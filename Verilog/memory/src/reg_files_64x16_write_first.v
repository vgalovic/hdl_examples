==> flow/design.v <==
`timescale 1ns / 1ps
module reg_files_64x16_write_first #(
    parameter DATA_WIDTH   = 16,
    parameter ADDR_WIDTH   = 6,
    parameter MEM_CAPACITY = 64
) (
    input wire clk,
    input wire reset,
    input wire ce,
    input wire en,
    input wire [ADDR_WIDTH-1:0] address,
    input wire [DATA_WIDTH-1:0] wdata,
    output reg [DATA_WIDTH-1:0] rdata
);
  reg [DATA_WIDTH-1:0] reg_array[0:MEM_CAPACITY-1];
  integer i;
  always @(posedge clk) begin
    if (reset) begin
      for (i = 0; i < MEM_CAPACITY; i = i + 1) begin
        reg_array[i] <= 0;
      end
    end else if (ce && en) reg_array[address] <= wdata;
    rdata <= reg_array[address];
  end
endmodule
# ---- Reports on reg_files_64x16_write_first
# The steps from the RTL of reg_files_64x16_write_first to its reports follow in flow order.
# Lines are those of the file above, counted from 1.
# Operators carry their Yosys type and port widths (W data, S select, Z words).
# Cell names lack the library's common part.
# The mark n/a stands for no value.
dict set report setup {
  top {reg_files_64x16_write_first}
  clock {clk}
  lib {sky130hd}
  corner {tt_025C_1v80}
}

# ---- After elaboration
# Source: Yosys, flattened and elaborated, memories not mapped. Widths are those after wreduce; folded enables and synchronous resets count as part of the registers. Registers that Yosys merges into a memory's read port (data or address) are not register bits. Print and check cells do not count. Equal cells are merged and count once.
# Yosys's memory passes give these memory sizes; they may raise the number of words (mostly to a power of two), join words into wider ones and drop unused or constant bits.
dict set report word_totals {
  out_inout_bits 16
  ram_bits 1024
  reg_bits 0
  elab_cells 9
  in_bits 26
  memories 1
}
# memory size word_bits line
set memory_table {}
lappend memory_table {reg_array 64 16 15} ;# reg [DATA_WIDTH-1:0] reg_array[0:MEM_CAPACITY-1];
dict set report op_classes {
  reduce_logical 1
  mux 7
}
# cell n
set op_table {}
lappend op_table {{$mux W16} 2}
lappend op_table {{$mux W6} 2}
lappend op_table {{$mux W1} 3}
lappend op_table {{$logic_and A1 B1 Y1} 1}

# ---- Depth
# Longest topological path by Yosys (ltp), each cell counted once; first at word level (registers and memories cut), then after technology mapping (sequential cells cut; the memories' decode and read muxes count).
dict set report depth {
  ltp_word 3
  ABC_AREA 0
  mapped_depth 10
}

# ---- Synthesis result
# The flow's flattened synthesis, as Yosys stat reports it; memories are mapped. The netlist is that of the ABC_AREA named above (0 if unset); the other value can give another one.
# Totals and module areas in this step are rounded.
dict set report mapped {
  ff_cells 1040
  mapped_cells 3561
  seq_area_mm2 0.0311
  mapped_area_mm2 0.0474
  buffers 362
}
# cell n area_total_um2
set by_type {}
lappend by_type {edfxtp_1 1024 3.07E+04}
lappend by_type {and2_1 1026 6.42E+03}
lappend by_type {a22oi_1 245 1.84E+03}
lappend by_type {clkbuf_1 233 874.589}
lappend by_type {mux2_2 74 833.299}
lappend by_type {mux2i_1 78 780.749}
lappend by_type {a221oi_1 81 709.43}
lappend by_type {or2_2 66 412.896}
lappend by_type {o21ai_0 80 400.384}
lappend by_type {o22ai_1 62 387.872}
lappend by_type {a21oi_1 77 385.37}
lappend by_type {buf_2 68 340.326}
lappend by_type {dfxtp_1 16 320.307}
lappend by_type {mux4_2 13 292.781}
lappend by_type {nor2_1 75 281.52}
lappend by_type {a22o_1 32 280.269}
lappend by_type {nand2_1 59 221.462}
lappend by_type {o221ai_1 23 201.443}
# Other cell types: 35; their cells: 229.

# ---- Worst setup path after synthesis
# Source: OpenSTA report_checks on the synthesized netlist (no wires, ideal clock, input and output delay 20% of the period each), path of least setup slack; recovery checks are left aside. Register names are those of the netlist, which keeps one name where synthesis merged equal registers.
dict set report synth_path {
  path_type {input -> register}
  from {input address[3]}
  to {memory reg_array[53][0]}
  in_delay_ns 0.476
  clock_period_ns 2.38
  path_delay_ns 1.813
  driving_pins 7
  t_first_pin_ns 0.476
  path_slack_ns 0.091
  required_ns 2.046
  arrival_time_ns 1.955
  period_less_setup_slack_ns 2.289
}
# "path_delay_ns" = arrival - input delay + setup time.
# "driving_pins" counts driving pins, that of a launching flip-flop among them; a cell with two outputs on the path counts twice.
# "period_less_setup_slack_ns" is the clock period less the worst setup slack; recovery checks do not enter. This is arithmetic on one report: input and output delays are still those of the set period (20% each).
# The rows between start and end are the longest chain of elaborated cells between them; the timing report does not say that the signal goes this way. Where chains are equally long, one stands for them.
# A line is the first line of the expression or statement that the cell stems from. Yosys adds cells for indexed reads and writes and turns some case tables into memories.
dict set report synth_between {
  cell_sequence {buf_2 -> nand2b_1 -> or2_2 -> clkbuf_1 -> buf_2 -> nor2_1 -> or2_2}
  elab_chain_len 2
  cone_cells 2
  lines_between 2
  cone_classes {2 x mux}
}
# element line
set synth_lines {}
lappend synth_lines {{start: declaration} 11} ;# input wire [ADDR_WIDTH-1:0] address,
lappend synth_lines {{$mux W6} 22} ;# end else if (ce && en) reg_array[address] <= wdata;
lappend synth_lines {{$mux W6} 18} ;# if (reset) begin
lappend synth_lines {{end: declaration} 15} ;# reg [DATA_WIDTH-1:0] reg_array[0:MEM_CAPACITY-1];

# ---- Worst path after layout
# Path of least setup slack in the final report of record 1 (OpenROAD, finished layout, wires in). Where an end is a register, its clock arrival counts in the times.
dict set report layout_path {
  path_type {input -> register}
  from {input address[3]}
  to {register rdata[10]}
  driving_pins 7
  path_slack_ns 0.71
  clock_period_ns 3.61
  in_delay_ns 0.72
  required_ns 4.19
  arrival_time_ns 3.47
  t_first_pin_ns 0.72
}
dict set report layout_between {
  cell_sequence {clkdlybuf4s50_1 -> nand2b_1 -> nand2b_2 -> o22ai_1 -> o21ai_0 -> nand2_1 -> or4_1}
}
# element line
set layout_lines {}
lappend layout_lines {{start: declaration} 11} ;# input wire [ADDR_WIDTH-1:0] address,
lappend layout_lines {{end: declaration} 13} ;# output reg [DATA_WIDTH-1:0] rdata
# No chain of elaborated cells between the ends is given.

Record of 2 stored runs of the RTL-to-layout flow on reg_files_64x16_write_first, platform sky130hd. The runs are unordered. Constraints: input delay and output delay 20% of the set period each, output load 0.01 pF.
"achieved_period_ns" = clock period - worst setup slack. The figure is calculated, with input and output delays left at 20% of the set period.
By "worst_setup_path_time_ns" is meant the share of the clock period that the worst setup path is allowed (20% is reserved at inputs, 20% at outputs), minus its slack. Clock arrival times at its registers enter into it.
"design_power_w": no workload was simulated; the value follows from the tool's default switching activity.
Results are given in rounded form.

[flow] record 1: files
==> flow/run.sh <==
#!/bin/bash
# the make line also repeats the synthesis and layout settings of config.mk as NAME=value (left out here)
make -C /OpenROAD-flow-scripts/flow DESIGN_CONFIG=/design/flow/config.mk WORK_HOME=/design/flow/orfs CLKGATE_MAP_FILE= finish
==> flow/config.mk <==
export PLATFORM = sky130hd
export DESIGN_NAME = reg_files_64x16_write_first
export DESIGN_NICKNAME = reg_files_64x16_write_first
export VERILOG_FILES = /design/flow/design.v
export SDC_FILE = /design/flow/constraint.sdc
export NUM_CORES = 4
export LEC_CHECK = 0
export CAP_MARGIN = 20
export CORE_MARGIN = 2
export CORE_UTILIZATION = 40
export SLEW_MARGIN = 20
==> flow/constraint.sdc <==
create_clock -name core_clock -period 3.61 [get_ports {clk}]
set_input_delay 0.7220 -clock core_clock [delete_from_list [all_inputs] [get_ports {clk}]]
set_output_delay 0.7220 -clock core_clock [all_outputs]
set_load 0.01 [all_outputs]

[flow] record 1: metrics
[metrics] hold_ws_ns = 0.362
[metrics] total_negative_slack_ns = 0.000
[metrics] achieved_period_ns = 2.897
[metrics] die_area_mm2 = 0.121
[metrics] final_setup_ws_ns = 0.713
[metrics] worst_setup_path_time_ns = 2.17
[metrics] worstPathKind = input -> register
[metrics] final_cell_area_mm2 = 0.0534
[metrics] design_power_w = 0.0273
[metrics] yosys.chip_area_mm2 = 0.0474
[metrics] layout_utilization_pct = 45.4

[flow] record 2: files
==> flow/run.sh <==
#!/bin/bash
# the make line also repeats the synthesis and layout settings of config.mk as NAME=value (left out here)
make -C /OpenROAD-flow-scripts/flow DESIGN_CONFIG=/design/flow/config.mk WORK_HOME=/design/flow/orfs CLKGATE_MAP_FILE= finish
==> flow/config.mk <==
export PLATFORM = sky130hd
export DESIGN_NAME = reg_files_64x16_write_first
export DESIGN_NICKNAME = reg_files_64x16_write_first
export VERILOG_FILES = /design/flow/design.v
export SDC_FILE = /design/flow/constraint.sdc
export NUM_CORES = 4
export LEC_CHECK = 0
export CAP_MARGIN = 20
export CORE_MARGIN = 5
export CORE_UTILIZATION = 29
export GPL_ROUTABILITY_DRIVEN = 0
export GPL_TIMING_DRIVEN = 1
export MIN_ROUTING_LAYER = met1
export PLACE_DENSITY = 0.56
export SETUP_SLACK_MARGIN = -0.23
export SLEW_MARGIN = 10
==> flow/constraint.sdc <==
create_clock -name core_clock -period 3.51 [get_ports {clk}]
set_input_delay 0.7020 -clock core_clock [delete_from_list [all_inputs] [get_ports {clk}]]
set_output_delay 0.7020 -clock core_clock [all_outputs]
set_load 0.01 [all_outputs]

[flow] record 2: metrics
[metrics] die_area_mm2 = 0.172
[metrics] worst_setup_path_time_ns = 2.09
[metrics] worstPathKind = input -> register
[metrics] yosys.chip_area_mm2 = 0.0474
[metrics] final_cell_area_mm2 = 0.055
[metrics] design_power_w = 0.0283
[metrics] layout_utilization_pct = 33.8
[metrics] hold_ws_ns = 0.626
[metrics] achieved_period_ns = 2.787
[metrics] total_negative_slack_ns = 0.000
[metrics] final_setup_ws_ns = 0.723
